==> flow/design.v <==
`timescale 1ps/1ps
module Stack (
    d_in,
    clk,
    rst,
    push,
    pop,
    tos,
    d_out
    );
    parameter WORD = 8, LENGTH = 64, POINTERL = 6;
    input [WORD-1:0]d_in;
    input clk,
    rst,
    push,
    pop,
    tos;
    output reg [WORD-1:0]d_out;
    reg [WORD-1:0]st[LENGTH-1:0];
    reg [POINTERL-1:0]stackPointer;
    always @(posedge clk, posedge rst) begin
        if (rst) stackPointer <= {(POINTERL){1'b0}};
        else begin
            if(push) begin 
                stackPointer = stackPointer + 1;
                st[stackPointer] <= d_in;
            end
            else if(pop) begin 
                d_out <= st[stackPointer];
                stackPointer = stackPointer - 1;
            end
            else if(tos) begin 
                d_out <= st[stackPointer];
            end
            else d_out <= d_out;
        end
    end
endmodule
* Step by step through the tools: Stack *
The steps from the RTL of Stack to its reports follow in flow order.
Line numbers count from 1 in the design file above.
Operators carry their Yosys type and port widths (W data, S select, Z words).
Library cell names are shortened.
Not given: -

set-up
  design top = Stack
  clock = clk
  library = sky130hd
  library corner = tt_025C_1v80

* Elaborated design *
Source: Yosys, flattened and elaborated. Widths are those after wreduce. Registers that Yosys merges into a memory's read port (data or address) are not register bits. Print and check cells do not count. Equal cells are merged and count once.

bit counts
  flip-flop bits (word level) = 526
  input port bits = 13
  output and inout bits = 8

operators by class
  add/subtract/negate cells = 2
  eq/ne operators = 126
  muxes and demuxes = 5
  bitwise logic cells = 2
  reductions and logical operators = 69

operators by type and width
  kind                   count
  $pmux W8 S64           1
  $eq A6 B6 Y1 const B   64
  $reduce_and A3 Y1      65
  $eq A6 B5 Y1 const B   32
  $eq A6 B4 Y1 const B   16
  $eq A6 B3 Y1 const B   8
  $eq A6 B2 Y1 const B   4
  $mux W8                2
  $eq A6 B1 Y1 const B   2
  $logic_not A6 Y1       2
  $mux W6                2
  $add A6 B1 Y6 const B  1
  $sub A6 B1 Y6 const B  1
  $reduce_bool A2 Y1     2
  $not A1 Y1             2

* Depth *
Longest topological path by Yosys (ltp), each cell counted once; first at word level (registers and memories cut), then after technology mapping (sequential cells cut; the memories' decode and read muxes count).

depth
  depth in word-level cells = 4
  ABC_AREA = 0
  depth in mapped cells = 12
  depth with buffers taken out = 8

* After synthesis *
Yosys stat after the flow's synthesis: flattened, memories mapped to cells. It holds for the ABC_AREA given above (unset counts as 0); a run with the other value may have another netlist.
Totals and module areas in this step are rounded.

mapped netlist
  standard cells after synthesis = 1,520
  chip area (Yosys) = 22,000 µm²
  sequential part of the area = 16,000 µm²
  flip-flop cells = 526
  buffers = 119

cells by type
  cell      count  total area (µm²)
  edfxtp_1  520    1.56E+04
  nand3_1   266    1.33E+03
  nand4_1   71     444.176
  nor2_1    95     356.592
  clkbuf_1  76     285.274
  a32oi_1   30     262.752
  and3_1    30     187.68
  nor4_1    30     187.68
  nand2_1   47     176.419
  a22oi_1   20     150.144
  dfrtp_1   6      150.144
  mux2i_1   15     150.144
  and3b_1   16     140.134
  nor3b_1   18     135.13
  o21ai_0   27     135.13
  buf_2     26     130.125
  a22o_1    14     122.618
  a31oi_1   18     112.608

Not listed: further types 48, cells in them 195.

* Path before layout *
Source: OpenSTA report_checks on the synthesized netlist (no wires, ideal clock, input and output delay 20% of the period each), path of least setup slack; recovery checks are left aside. Register names are those of the netlist, which keeps one name where synthesis merged equal registers.

path post-synthesis
  path type = register to register
  start point = register stackPointer[0]
  end point = register d_out[1]
  period = 2.94 ns
  library setup time = 0.260 ns
  arrival time = 2.653 ns
  data required time = 2.680 ns
  path slack = 0.027 ns
  path delay = 2.913 ns
  stages = 11
  path buffers = 2
  synthesis period reached = 2.913 ns

"path delay" = arrival - input delay + setup time.
"stages" counts driving pins, that of a launching flip-flop among them; a cell with two outputs on the path counts twice.
"synthesis period reached" is the clock period less the worst setup slack; recovery checks do not enter. This is arithmetic on one report: input and output delays are still those of the set period (20% each).
Between the ends stands the longest chain of elaborated cells between them, by number of cells; it is not shown to be the way that was timed. Of several equally long chains one is given.
A line is the first line of the expression or statement that the cell stems from. Yosys adds cells for indexed reads and writes and turns some case tables into memories.
At most two assigning lines are given for a register; there are more.

on the way, post-synthesis
  cells stage by stage = dfrtp_1 > inv_1 > ha_1 > buf_6 > nor3b_1 > or3_1 > a2111oi_2 > o2111ai_2 > or3_1 > buf_6 > mux2_4
  length of the longest elaborated chain = 4

RTL lines, path post-synthesis
  item           line  RTL
  from (decl)    20    reg [POINTERL-1:0]stackPointer;
  from (assign)  25    stackPointer = stackPointer + 1;
  from (assign)  30    stackPointer = stackPointer - 1;
  $eq A6 B6 Y1   33    d_out <= st[stackPointer];
  $pmux W8 S64   33
  $mux W8        32    else if(tos) begin
  $mux W8        28    else if(pop) begin
  to (assign)    29    d_out <= st[stackPointer];
  to (assign)    33
  to (decl)      18    output reg [WORD-1:0]d_out;

* Worst path after layout *
Path of least setup slack in the final report of run A (OpenROAD, finished layout, wires in). Where an end is a register, its clock arrival counts in the times.

path after layout
  path type = register to register
  start point = register stackPointer[0]
  end point = register d_out[2]
  period = 2.89 ns
  library setup time = 0.25 ns
  arrival time = 3.24 ns
  data required time = 3.25 ns
  path slack = 0.01 ns
  stages = 12
  path buffers = 4

Between the ends stands the longest chain of elaborated cells between them, by number of cells; it is not shown to be the way that was timed. Of several equally long chains one is given.
At most two assigning lines are given for a register; there are more.

on the way, after layout
  cells stage by stage = dfrtp_2 > ha_2 > buf_12 > nor2b_2 > buf_12 > buf_4 > nand3_1 > nand4_1 > nor4_2 > buf_4 > nand4_1 > mux2_4
  length of the longest elaborated chain = 4

RTL lines, path after layout
  item           line  RTL
  from (decl)    20    reg [POINTERL-1:0]stackPointer;
  from (assign)  25    stackPointer = stackPointer + 1;
  from (assign)  30    stackPointer = stackPointer - 1;
  $eq A6 B6 Y1   33    d_out <= st[stackPointer];
  $pmux W8 S64   33
  $mux W8        32    else if(tos) begin
  $mux W8        28    else if(pop) begin
  to (assign)    29    d_out <= st[stackPointer];
  to (assign)    33
  to (decl)      18    output reg [WORD-1:0]d_out;

Measured data: module Stack, platform sky130hd, 2 stored runs of the flow under differing settings, order arbitrary. Input and output delays are each 20% of the period that was set; the output load is 0.01 pF.
"achieved clock period" is the run's clock period less its worst setup slack. It is reckoned from that one timing run; input and output delays stay at 20% of the period that was set.
"worst setup path time" means the part of the period allowed to the worst setup path (the constraints hold back 20% at inputs and 20% at outputs) less its slack; where the path has registers, the arrival times of their clocks count too.
"power" is the tool's figure for a default switching activity; nothing was simulated.
Results are given in rounded form.

Run A
==> flow/run.sh <==
#!/bin/bash
# the make line also repeats the synthesis and layout settings of config.mk as NAME=value (left out here)
make -C /OpenROAD-flow-scripts/flow DESIGN_CONFIG=/design/flow/config.mk WORK_HOME=/design/flow/orfs CLKGATE_MAP_FILE= finish
==> flow/config.mk <==
export PLATFORM = sky130hd
export DESIGN_NAME = Stack
export DESIGN_NICKNAME = Stack
export VERILOG_FILES = /design/flow/design.v
export SDC_FILE = /design/flow/constraint.sdc
export NUM_CORES = 4
export LEC_CHECK = 0
export CAP_MARGIN = 20
export CORE_MARGIN = 2
export CORE_UTILIZATION = 35
export CTS_CLUSTER_DIAMETER = 328
export GPL_ROUTABILITY_DRIVEN = 1
export GPL_TIMING_DRIVEN = 1
export MIN_ROUTING_LAYER = met1
export PLACE_DENSITY_LB_ADDON = 0.03
export SLEW_MARGIN = 20
==> flow/constraint.sdc <==
create_clock -name core_clock -period 2.89 [get_ports {clk}]
set_input_delay 0.5780 -clock core_clock [delete_from_list [all_inputs] [get_ports {clk}]]
set_output_delay 0.5780 -clock core_clock [all_outputs]
set_load 0.01 [all_outputs]

==> results of run A <==
chip area after synthesis (Yosys): 22,000 µm²
die area: 64,000 µm²
standard-cell area of the final layout: 28,000 µm²
utilization: 46 %
worst setup slack after layout: 0.006 ns
total negative slack: 0.000 ns
power: 28,000 uW
achieved clock period: 2.884 ns
worst setup path time: 2.88 ns
worst setup path kind: register to register

Run B
==> flow/run.sh <==
#!/bin/bash
# the make line also repeats the synthesis and layout settings of config.mk as NAME=value (left out here)
make -C /OpenROAD-flow-scripts/flow DESIGN_CONFIG=/design/flow/config.mk WORK_HOME=/design/flow/orfs CLKGATE_MAP_FILE= finish
==> flow/config.mk <==
export PLATFORM = sky130hd
export DESIGN_NAME = Stack
export DESIGN_NICKNAME = Stack
export VERILOG_FILES = /design/flow/design.v
export SDC_FILE = /design/flow/constraint.sdc
export NUM_CORES = 4
export LEC_CHECK = 0
export CAP_MARGIN = 20
export CELL_PAD_IN_SITES_GLOBAL_PLACEMENT = 0
export CORE_ASPECT_RATIO = 1.04
export CORE_MARGIN = 7
export CORE_UTILIZATION = 22
export GPL_ROUTABILITY_DRIVEN = 1
export GPL_TIMING_DRIVEN = 0
export MAX_ROUTING_LAYER = met5
export MIN_ROUTING_LAYER = met2
export PLACE_DENSITY_LB_ADDON = 0.14
export SLEW_MARGIN = 30
==> flow/constraint.sdc <==
create_clock -name core_clock -period 2.2 [get_ports {clk}]
set_input_delay 0.4400 -clock core_clock [delete_from_list [all_inputs] [get_ports {clk}]]
set_output_delay 0.4400 -clock core_clock [all_outputs]
set_load 0.01 [all_outputs]

==> results of run B <==
chip area after synthesis (Yosys): 22,000 µm²
die area: 110,000 µm²
standard-cell area of the final layout: 31,000 µm²
utilization: 32 %
worst setup slack after layout: -1.2 ns
total negative slack: -260 ns
power: 42,000 uW
achieved clock period: 3.368 ns
worst setup path time: 3.37 ns
worst setup path kind: register to register
